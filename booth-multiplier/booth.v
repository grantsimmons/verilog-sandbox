==> flow/design.v <==
module booth #(parameter OPERAND_BITS = 4) (
        input wire clk,
        input wire [OPERAND_BITS - 1:0] mul1,
        input wire [OPERAND_BITS - 1:0] mul2,
        output wire [2 * OPERAND_BITS - 1:0] res_out,
        output reg ready,
        output wire [2 * OPERAND_BITS - 1:0] comp
        );
    localparam N_BITS = $clog2(OPERAND_BITS + 1);
    reg [OPERAND_BITS - 1:0] A;
    reg [OPERAND_BITS - 1:0] Q;
    reg q0;
    reg [OPERAND_BITS - 1:0] M;
    reg [OPERAND_BITS - 1:0] mul2_mem;
    reg [N_BITS - 1:0] n;
    assign res_out = {A, Q};
    wire [1:0] op;
    assign op = {Q[0], q0};
    wire [2 * OPERAND_BITS:0] test;
    assign test = {A, Q, q0};
    assign comp = ~(res_out) + 1'b1;  
    initial begin
        n <= OPERAND_BITS + 1;
    end
    always @(posedge clk) begin
        if (n == OPERAND_BITS + 1) begin
            A <= 0;
            Q <= mul2;
            q0 <= 1'b0;
            M <= mul1;  
            mul2_mem <= mul2;
        end
        if (ready && ((mul1 != M) || (mul2 != mul2_mem))) begin
            ready = 0;
            n = OPERAND_BITS + 1;
            A <= 0;
            Q <= mul2;
            q0 <= 1'b0;
            M <= mul1;
            mul2_mem <= mul2;
        end
        if (n < OPERAND_BITS + 1 && n != 0) begin
            case(op)
                2'b01: A = A - M;
                2'b10: A = A + M;
                default: A = A;
            endcase
            {A, Q, q0} = {A, Q, q0} >> 1;
            A[OPERAND_BITS - 1] <= A[OPERAND_BITS - 2];
        end
        if(n <= 1) begin
            ready <= 1;
            n = 0;
        end
        else begin
            ready <= 0;
            n = n - 1;
        end
    end
endmodule
== From RTL to reports: booth ==
Tool output for the design above, in the order of the flow.
Lines are those of the file above, counted from 1.
Operators carry their Yosys type and port widths (W data, S select, Z words).
Library cell names are shortened.
Not given: --
Inputs
  design top: booth
  clock port: clk
  standard-cell library: sky130hd
  timing corner: tt_025C_1v80

== After elaboration ==
Yosys after proc, flatten, opt, wreduce and memory -nomap, before mapping. Memory bits, and registers merged into a memory's read port (data or address), are not among the register bits. Print and check cells are not counted. Equal cells are merged and count once.
Cells by class
  bitwise gates (word level): 1
  reductions and logical operators: 5
  multiplexer cells: 7
  order comparisons: 2
  $add $sub $neg: 4
  equality and inequality tests: 5
Operators with widths (count)
  $mux W4: 4
  $ne A4 B4 Y1: 2
  $add A8 B1 Y8 const B: 1
  $not A8 Y8: 1
  $pmux W4 S2: 1
  $add A4 B4 Y4: 1
  $sub A4 B4 Y4: 1
  $sub A3 B1 Y3 const B: 1
  $le A3 B1 Y1 const B: 1
  $lt A3 B3 Y1 const B: 1
  $eq A3 B3 Y1 const B: 1
  $reduce_bool A3 Y1: 1
  $mux W3: 1
  $logic_and A1 B1 Y1: 2
  $eq A2 B1 Y1 const B: 1
  $eq A2 B2 Y1 const B: 1
  $reduce_bool A2 Y1: 1
  $logic_or A1 B1 Y1: 1
  $mux W1: 1
Word-level totals
  output and inout port bits: 17
  flip-flop bits (word level): 21
  elaborated cells: 32
  bits of input ports: 9

== Longest topological paths ==
Yosys ltp: most cells in a row. Word level: on the elaborated netlist, between registers, memories and ports. Mapped: between sequential cells and ports; inverters and the memories' decode and read muxes count.
Logic depth
  word-level depth: 6
  ABC_AREA: 0
  gate-level depth with buffers: 8
  depth with buffers taken out: 8

== Netlist ==
The flow's flattened synthesis, as Yosys stat reports it; memories are mapped. The netlist is that of the ABC_AREA named above (0 if unset); the other value can give another one.
Cell types
  edfxtp_1: count 16, total area 480.461 um2
  xnor2_1: count 13, total area 113.859 um2
  ha_1: count 8, total area 100.096 um2
  dfxtp_1: count 4, total area 80.077 um2
  nor3_1: count 7, total area 35.034 um2
  mux2_2: count 3, total area 33.782 um2
  nor2_1: count 9, total area 33.782 um2
  xnor3_1: count 1, total area 22.522 um2
  nor4_4: count 1, total area 21.27 um2
  fa_1: count 1, total area 20.019 um2
  inv_1: count 5, total area 18.768 um2
  xor2_1: count 2, total area 17.517 um2
  a21oi_1: count 3, total area 15.014 um2
  buf_4: count 2, total area 15.014 um2
  nand2_1: count 4, total area 15.014 um2
  o21a_1: count 2, total area 15.014 um2
  nand4_1: count 2, total area 12.512 um2
  o21ai_0: count 2, total area 10.01 um2
Not listed: further types 4, cells in them 4.
Mapped netlist
  sequential part of the area: 560.5 um2
  buffer cells: 2
  cell area after synthesis: 1088.5 um2
  flip-flop cells: 20
  cells in the netlist: 89

== Worst setup path after synthesis ==
Path of least setup slack by OpenSTA after synthesis, without wires, with an ideal clock, recovery checks aside; 20% of the period is set as input and as output delay. Where synthesis merged equal registers, the netlist keeps one of their names.
Timing post-synthesis
  path type: input -> register
  start: input port mul1[2]
  end: register A[0]
  data arrival time: 2.140 ns
  data required time: 2.130 ns
  driving pins on the path: 7
  setup time: 0.380 ns
  clock period: 2.51 ns
  external input delay: 0.502 ns
  path delay: 2.018 ns
  slack: -0.010 ns
  buffers on the path: 0
  launch time at the first pin: 0.502 ns
  synthesis period reached: 2.52 ns
"path delay" is the arrival time less input delay plus setup time.
"driving pins on the path": output pins that drive a net of the path, with the launching flip-flop's if there is one; two outputs of one cell count as two.
"synthesis period reached" is the clock period less the worst setup slack; recovery checks do not enter. This is arithmetic on one report: input and output delays are still those of the set period (20% each).
The rows between start and end are the longest chain of elaborated cells between them; the timing report does not say that the signal goes this way. Where chains are equally long, one stands for them.
Each line given opens the expression or statement behind the cell; cells for indexed reads and writes are added by Yosys, which also makes memories of some case tables.
A register here has more assigning lines than the two given.
Between the ends, post-synthesis
  cells stage by stage: xnor2_1 -> nand4_1 -> o21ai_0 -> nand2_1 -> ha_1 -> ha_1 -> nor3_1
  cells in the longest elaborated chain: 6
  elaborated cells on any way between the ends: 7
  source lines of those cells: 2
  those cells by class: 1 x compare; 1 x eq/ne; 1 x mux; 4 x reduce/logical
Ends and longest elaborated chain, post-synthesis
  start, declared: line 3  | input wire [OPERAND_BITS - 1:0] mul1,
  $ne A4 B4 Y1: line 33  | if (ready && ((mul1 != M) || (mul2 != mul2_mem))) begin
  $logic_or A1 B1 Y1: line 33
  $logic_and A1 B1 Y1: line 33
  $mux W3: line 33
  $lt A3 B3 Y1: line 42  | if (n < OPERAND_BITS + 1 && n != 0) begin
  $logic_and A1 B1 Y1: line 42
  end, assigned: line 44  | 2'b01: A = A - M;
  end, assigned: line 45  | 2'b10: A = A + M;
  end, declared: line 10  | reg [OPERAND_BITS - 1:0] A;

== Timing after layout ==
From the final timing report of entry A: the path of least setup slack in the routed layout; clock arrival at registers is part of the times.
Timing post-layout
  path type: register -> register
  start: register Q[0]
  end: register A[2]
  data arrival time: 2.26 ns
  driving pins on the path: 9
  data required time: 2.15 ns
  slack: -0.12 ns
  clock period: 2.03 ns
  setup time: 0.13 ns
  launch time at the first pin: 0.25 ns
  buffers on the path: 1
The rows between start and end are the longest chain of elaborated cells between them; the timing report does not say that the signal goes this way. Where chains are equally long, one stands for them.
A register here has more assigning lines than the two given.
Between the ends, post-layout
  cells stage by stage: edfxtp_1 -> buf_4 -> ha_1 -> mux2_4 -> ha_1 -> a21o_1 -> a21oi_2 -> xnor3_1 -> nor2_1
  cells in the longest elaborated chain: 2
  elaborated cells on any way between the ends: 3
  source lines of those cells: 1
  those cells by class: 2 x eq/ne; 1 x mux
Ends and longest elaborated chain, post-layout
  start, declared: line 11  | reg [OPERAND_BITS - 1:0] Q;
  start, assigned: line 28  | Q <= mul2;
  start, assigned: line 37  | Q <= mul2;
  $eq A2 B2 Y1: line 43  | case(op)
  $pmux W4 S2: line 43
  end, assigned: line 44  | 2'b01: A = A - M;
  end, assigned: line 45  | 2'b10: A = A + M;
  end, declared: line 10  | reg [OPERAND_BITS - 1:0] A;

Below are 2 stored runs of the flow (Yosys, OpenROAD; platform sky130hd) on booth, each with its settings and what was measured, unordered. Constraints: input delay and output delay 20% of the set period each, output load 0.01 pF.
By "achieved clock period (ns)" is meant the clock period of the run minus its worst setup slack. This is arithmetic on one report: input and output delays are still those of the set period (20% each).
By "worst setup path time (ns)" is meant the share of the clock period that the worst setup path is allowed (20% is reserved at inputs, 20% at outputs), minus its slack. Clock arrival times at its registers enter into it.
"finish__power__total" rests on the timing tool's default activity at the inputs, not on a simulated workload.

settings of entry A
{
  "period_ns": 2.03,
  "CORE_UTILIZATION": 18,
  "SETUP_SLACK_MARGIN": -0.17,
  "PLACE_DENSITY_LB_ADDON": 0.28,
  "CORE_ASPECT_RATIO": 0.69,
  "CORE_MARGIN": 10,
  "CELL_PAD_IN_SITES_DETAIL_PLACEMENT": 0,
  "ABC_AREA": 0,
  "GPL_ROUTABILITY_DRIVEN": 0,
  "MIN_ROUTING_LAYER": "met1",
  "CAP_MARGIN": 20,
  "SLEW_MARGIN": 20
}
report of entry A
yosys chip area after synthesis (um^2): 1088.5
finish__design__die__area: 9611.7
finish__design__instance__area__stdcell: 1657.8
finish__design__instance__utilization: 0.2838
finish__timing__setup__ws: -0.116
finish__timing__setup__tns: -0.595
finish__timing__hold__ws: 0.385
finish__power__total: 3.137e-03
achieved clock period (ns): 2.146
worst setup path time (ns): 2.15
worst setup path kind: register -> register

settings of entry B
{
  "period_ns": 3.97,
  "CORE_UTILIZATION": 68,
  "SETUP_SLACK_MARGIN": 0.92,
  "PLACE_DENSITY_LB_ADDON": 0.02,
  "CORE_MARGIN": 7,
  "TNS_END_PERCENT": 95,
  "GPL_TIMING_DRIVEN": 0,
  "GPL_ROUTABILITY_DRIVEN": 0,
  "CTS_CLUSTER_DIAMETER": 35,
  "CAP_MARGIN": 15,
  "SLEW_MARGIN": 20
}
report of entry B
yosys chip area after synthesis (um^2): 1088.5
finish__design__die__area: 2917.1
finish__design__instance__area__stdcell: 1430.1
finish__design__instance__utilization: 0.9493
finish__timing__setup__ws: 0.938
finish__timing__setup__tns: 0.000
finish__timing__hold__ws: 0.549
finish__power__total: 1.658e-03
achieved clock period (ns): 3.032
worst setup path time (ns): 2.24
worst setup path kind: register -> output
