==> flow/design.v <==
module ping #(parameter ADDR_WIDTH = 8, parameter ARR_LENGTH = 8, parameter DATA_WIDTH = 8) (
    input wire clk,
    input wire rst,
    input wire mem_busy,
    input wire [7:0] data_in,
    output wire init_out,
    output wire [ADDR_WIDTH-1:0] addr_out
);
reg [2:0] state;
reg init;
reg [ADDR_WIDTH-1:0] addr;
reg [8 * ARR_LENGTH -1:0] data;
reg [8 * ARR_LENGTH -1:0] data2;
reg buffer_mux;
reg [$clog2(ARR_LENGTH+1)-1:0] pos;
wire pos_ready;
assign pos_ready = (pos == ARR_LENGTH) ? 1 : 0;
assign addr_out = (state == 2'b01) ? addr : 'bx;
assign init_out = (state == 2'b01) ? init : 'b0;
always @(posedge clk or negedge rst) begin
    if (~rst) begin
        addr <= -1;
        init <= 'b0;
        state <= 'b0;
        pos <= -1;
        data <= 'bx;
        data2 <= 'bx;
        buffer_mux <= 0;
    end
    else begin
        if(mem_busy) begin
            state <= 2'b0;
        end
        else begin
            if(state == 2'b0) begin
                case(buffer_mux)
                    1'b0: data[pos * DATA_WIDTH +: DATA_WIDTH] <= data_in;
                    1'b1: data2[pos * DATA_WIDTH +: DATA_WIDTH] <= data_in;
                endcase
                pos <= pos + 1'b1;
                addr <= addr + 1'b1;
                init <= 1;
                state <= 2'b01;
            end
            if(state == 2'b01) begin
            end
        end
    end
end
always @(posedge clk) begin
    if (pos_ready) begin
        buffer_mux <= ~buffer_mux;
        pos <= 'b0;
    end
end
endmodule
## Reports on ping

Tool output for the design above, in the order of the flow.
Lines are those of the file above, counted from 1.
A cell with -- has no value.

| inputs | value |
|---|---|
| top | ping |
| clock port | clk |
| cell library | sky130hd |
| corner | tt_025C_1v80 |

## After elaboration

Yosys after proc, flatten, opt, wreduce and memory -nomap, before mapping. Memory bits, and registers merged into a memory's read port (data or address), are not among the register bits. Print and check cells are not counted. Equal cells are merged and count once.

| storage and ports | value |
|---|---|
| flip-flop bits (word level) | 12 |
| bits of input ports | 11 |
| cells after elaboration | 13 |
| output and inout bits | 9 |

| cells by class | value |
|---|---|
| muxes and demuxes | 4 |
| add/sub/neg operators | 1 |
| bitwise operators | 1 |
| equal/unequal tests | 1 |
| reductions and logical operators | 3 |

Operators by type and width:

| kind | count |
|---|---|
| adder 8 x 1 -> 8 bit (second input constant) | 1 |
| 2-to-1 mux 8 bit | 1 |
| 2-to-1 mux 3 bit | 2 |
| == test 3 x 1 -> 1 bit (second input constant) | 1 |
| logical NOT 3 bit | 1 |
| AND reduction 2 bit | 1 |
| nonzero test 2 bit | 1 |
| inverter 1 bit | 1 |
| 2-to-1 mux 1 bit | 1 |

## Logic depth

Yosys ltp: most cells in a row. Word level: on the elaborated netlist, between registers, memories and ports. Mapped: between sequential cells and ports; inverters and the memories' decode and read muxes count.

| logic depth | value |
|---|---|
| word-level depth | 3 |
| ABC_AREA | 0 |
| gate-level depth with buffers | 4 |
| mapped depth without buffers | 4 |

## Netlist

Yosys stat after the flow's synthesis: flattened, memories mapped to cells. It holds for the ABC_AREA given above (unset counts as 0); a run with the other value may have another netlist.
The area totals of this step are shown rounded.

Cell types:

| cell type | count | area in all (um^2) |
|---|---|---|
| sky130_fd_sc_hd__dfstp_2 | 9 | 236.477 |
| sky130_fd_sc_hd__dfrtp_1 | 2 | 50.048 |
| sky130_fd_sc_hd__xnor2_1 | 5 | 43.792 |
| sky130_fd_sc_hd__nand2_1 | 5 | 18.768 |
| sky130_fd_sc_hd__xor2_1 | 2 | 17.517 |
| sky130_fd_sc_hd__ha_1 | 1 | 12.512 |
| sky130_fd_sc_hd__mux2_1 | 1 | 11.261 |
| sky130_fd_sc_hd__and4b_1 | 1 | 10.01 |
| sky130_fd_sc_hd__nor3_2 | 1 | 10.01 |
| sky130_fd_sc_hd__nand3b_1 | 1 | 7.507 |
| sky130_fd_sc_hd__and2_1 | 1 | 6.256 |
| sky130_fd_sc_hd__and3_1 | 1 | 6.256 |
| sky130_fd_sc_hd__nand2b_1 | 1 | 6.256 |
| sky130_fd_sc_hd__nand4_1 | 1 | 6.256 |
| sky130_fd_sc_hd__inv_1 | 1 | 3.754 |
| sky130_fd_sc_hd__nor2_1 | 1 | 3.754 |

| mapped netlist | value |
|---|---|
| buffer cells | 0 |
| mapped cells | 34 |
| mapped area | 450 um^2 |
| sequential area | 287 um^2 |
| flip-flops | 11 |

## Path before layout

OpenSTA on the mapped netlist: ideal clock, no wires. The path of least setup slack (recovery checks aside). Input and output delay are each 20% of the period. Register names are those of the netlist, which keeps one name where synthesis merged equal registers.

| timing after synthesis | value |
|---|---|
| kind | reg-to-reg |
| from | register addr[0] |
| to | register addr[6] |
| data required time | 1.905 ns |
| setup slack | 0.738 ns |
| setup time | 0.075 ns |
| launch time at the first pin | 0.000 ns |
| driving pins on the path | 5 |
| delay of the path | 1.243 ns |
| period | 1.98 ns |
| buffers on the path | 0 |
| arrival | 1.168 ns |
| synthesis period reached | 1.242 ns |

"delay of the path" is the arrival time less input delay plus setup time.
"driving pins on the path" counts driving pins, that of a launching flip-flop among them; a cell with two outputs on the path counts twice.
"synthesis period reached" = period - worst setup slack (recovery checks aside). The figure is calculated, with input and output delays left at 20% of the set period.
Between the ends stands the longest chain of elaborated cells between them, by number of cells; it is not shown to be the way that was timed. Of several equally long chains one is given.
Each line given opens the expression or statement behind the cell; cells for indexed reads and writes are added by Yosys, which also makes memories of some case tables.

| between the ends, after synthesis | value |
|---|---|
| path through | sky130_fd_sc_hd__dfstp_2 sky130_fd_sc_hd__ha_1 sky130_fd_sc_hd__nand3b_1 sky130_fd_sc_hd__nor3_2 sky130_fd_sc_hd__xor2_1 |
| length of the longest elaborated chain | 1 |
| elaborated cells on any way between the ends | 1 |
| source lines of those cells | 1 |
| classes of those cells | 1 x add/sub |

RTL lines, path after synthesis:

| item | line | source |
|---|---|---|
| start: declaration | 11 | `reg [ADDR_WIDTH-1:0] addr;` |
| start: assignment | 22 | `addr <= -1;` |
| start: assignment | 41 | `addr <= addr + 1'b1;` |
| adder 8 x 1 -> 8 bit | 41 |  |
| end: assignment | 22 |  |
| end: assignment | 41 |  |
| end: declaration | 11 |  |

## Path in the finished layout

From the final timing report of flow run 1: the path of least setup slack in the routed layout; clock arrival at registers is part of the times.

| timing after layout | value |
|---|---|
| kind | reg-to-output |
| from | register addr[2] |
| to | output port addr_out[2] |
| data required time | 1.79 ns |
| output delay | 0.45 ns |
| launch time at the first pin | 0.26 ns |
| setup slack | 0.41 ns |
| period | 2.24 ns |
| buffers on the path | 1 |
| arrival | 1.38 ns |
| driving pins on the path | 2 |

Between the ends stands the longest chain of elaborated cells between them, by number of cells; it is not shown to be the way that was timed. Of several equally long chains one is given.

| between the ends, after layout | value |
|---|---|
| path through | sky130_fd_sc_hd__dfstp_2 sky130_fd_sc_hd__clkdlybuf4s50_1 |
| length of the longest elaborated chain | 1 |
| elaborated cells on any way between the ends | 1 |
| source lines of those cells | 1 |
| classes of those cells | 1 x mux |

RTL lines, path after layout:

| item | line | source |
|---|---|---|
| start: declaration | 11 | `reg [ADDR_WIDTH-1:0] addr;` |
| start: assignment | 22 | `addr <= -1;` |
| start: assignment | 41 | `addr <= addr + 1'b1;` |
| 2-to-1 mux 8 bit | 18 | `assign addr_out = (state == 2'b01) ? addr : 'bx;` |
| end: declaration | 7 | `output wire [ADDR_WIDTH-1:0] addr_out` |

# Flow runs of ping

ping through Yosys and OpenROAD on sky130hd: 2 stored runs, unordered, with their settings and measured results. The constraints put input and output delay at 20% of the set period each and load the outputs with 0.01 pF.
"period achieved" = clock period - worst setup slack. The figure is calculated, with input and output delays left at 20% of the set period.
"time used up by the worst setup path" is the time allowed to the run's worst setup path (the clock period less input and output delay, where it has them) less its slack. Clock arrival times count: a late capture clock shortens it, a late launch clock lengthens it.
Results are given in rounded form.

#### Flow run 1

| setting | value |
|---|---|
| period_ns | `2.24` |
| CAP_MARGIN | `20` |
| CORE_MARGIN | `2` |
| CORE_UTILIZATION | `40` |
| SLEW_MARGIN | `20` |

| result | value |
|---|---|
| mapped cell area after synthesis | 450 um^2 |
| overall die area | 1410 um^2 |
| standard-cell area after routing | 604 um^2 |
| setup slack of the worst path | 0.411 ns |
| worst hold slack in the final report | 0.463 ns |
| period achieved | 1.829 ns |
| time used up by the worst setup path | 1.38 ns |
| critical path type | reg-to-output |

#### Flow run 2

| setting | value |
|---|---|
| period_ns | `2.0` |
| CORE_UTILIZATION | `69` |
| SETUP_SLACK_MARGIN | `0.54` |
| CORE_ASPECT_RATIO | `0.74` |
| CELL_PAD_IN_SITES_DETAIL_PLACEMENT | `2` |
| TNS_END_PERCENT | `85` |
| GPL_TIMING_DRIVEN | `1` |
| CTS_CLUSTER_SIZE | `57` |
| CAP_MARGIN | `25` |
| SLEW_MARGIN | `20` |
| MIN_ROUTING_LAYER | `met2` |
| CORE_MARGIN | `2` |

No results, floorplanning failed with PDN-0185.
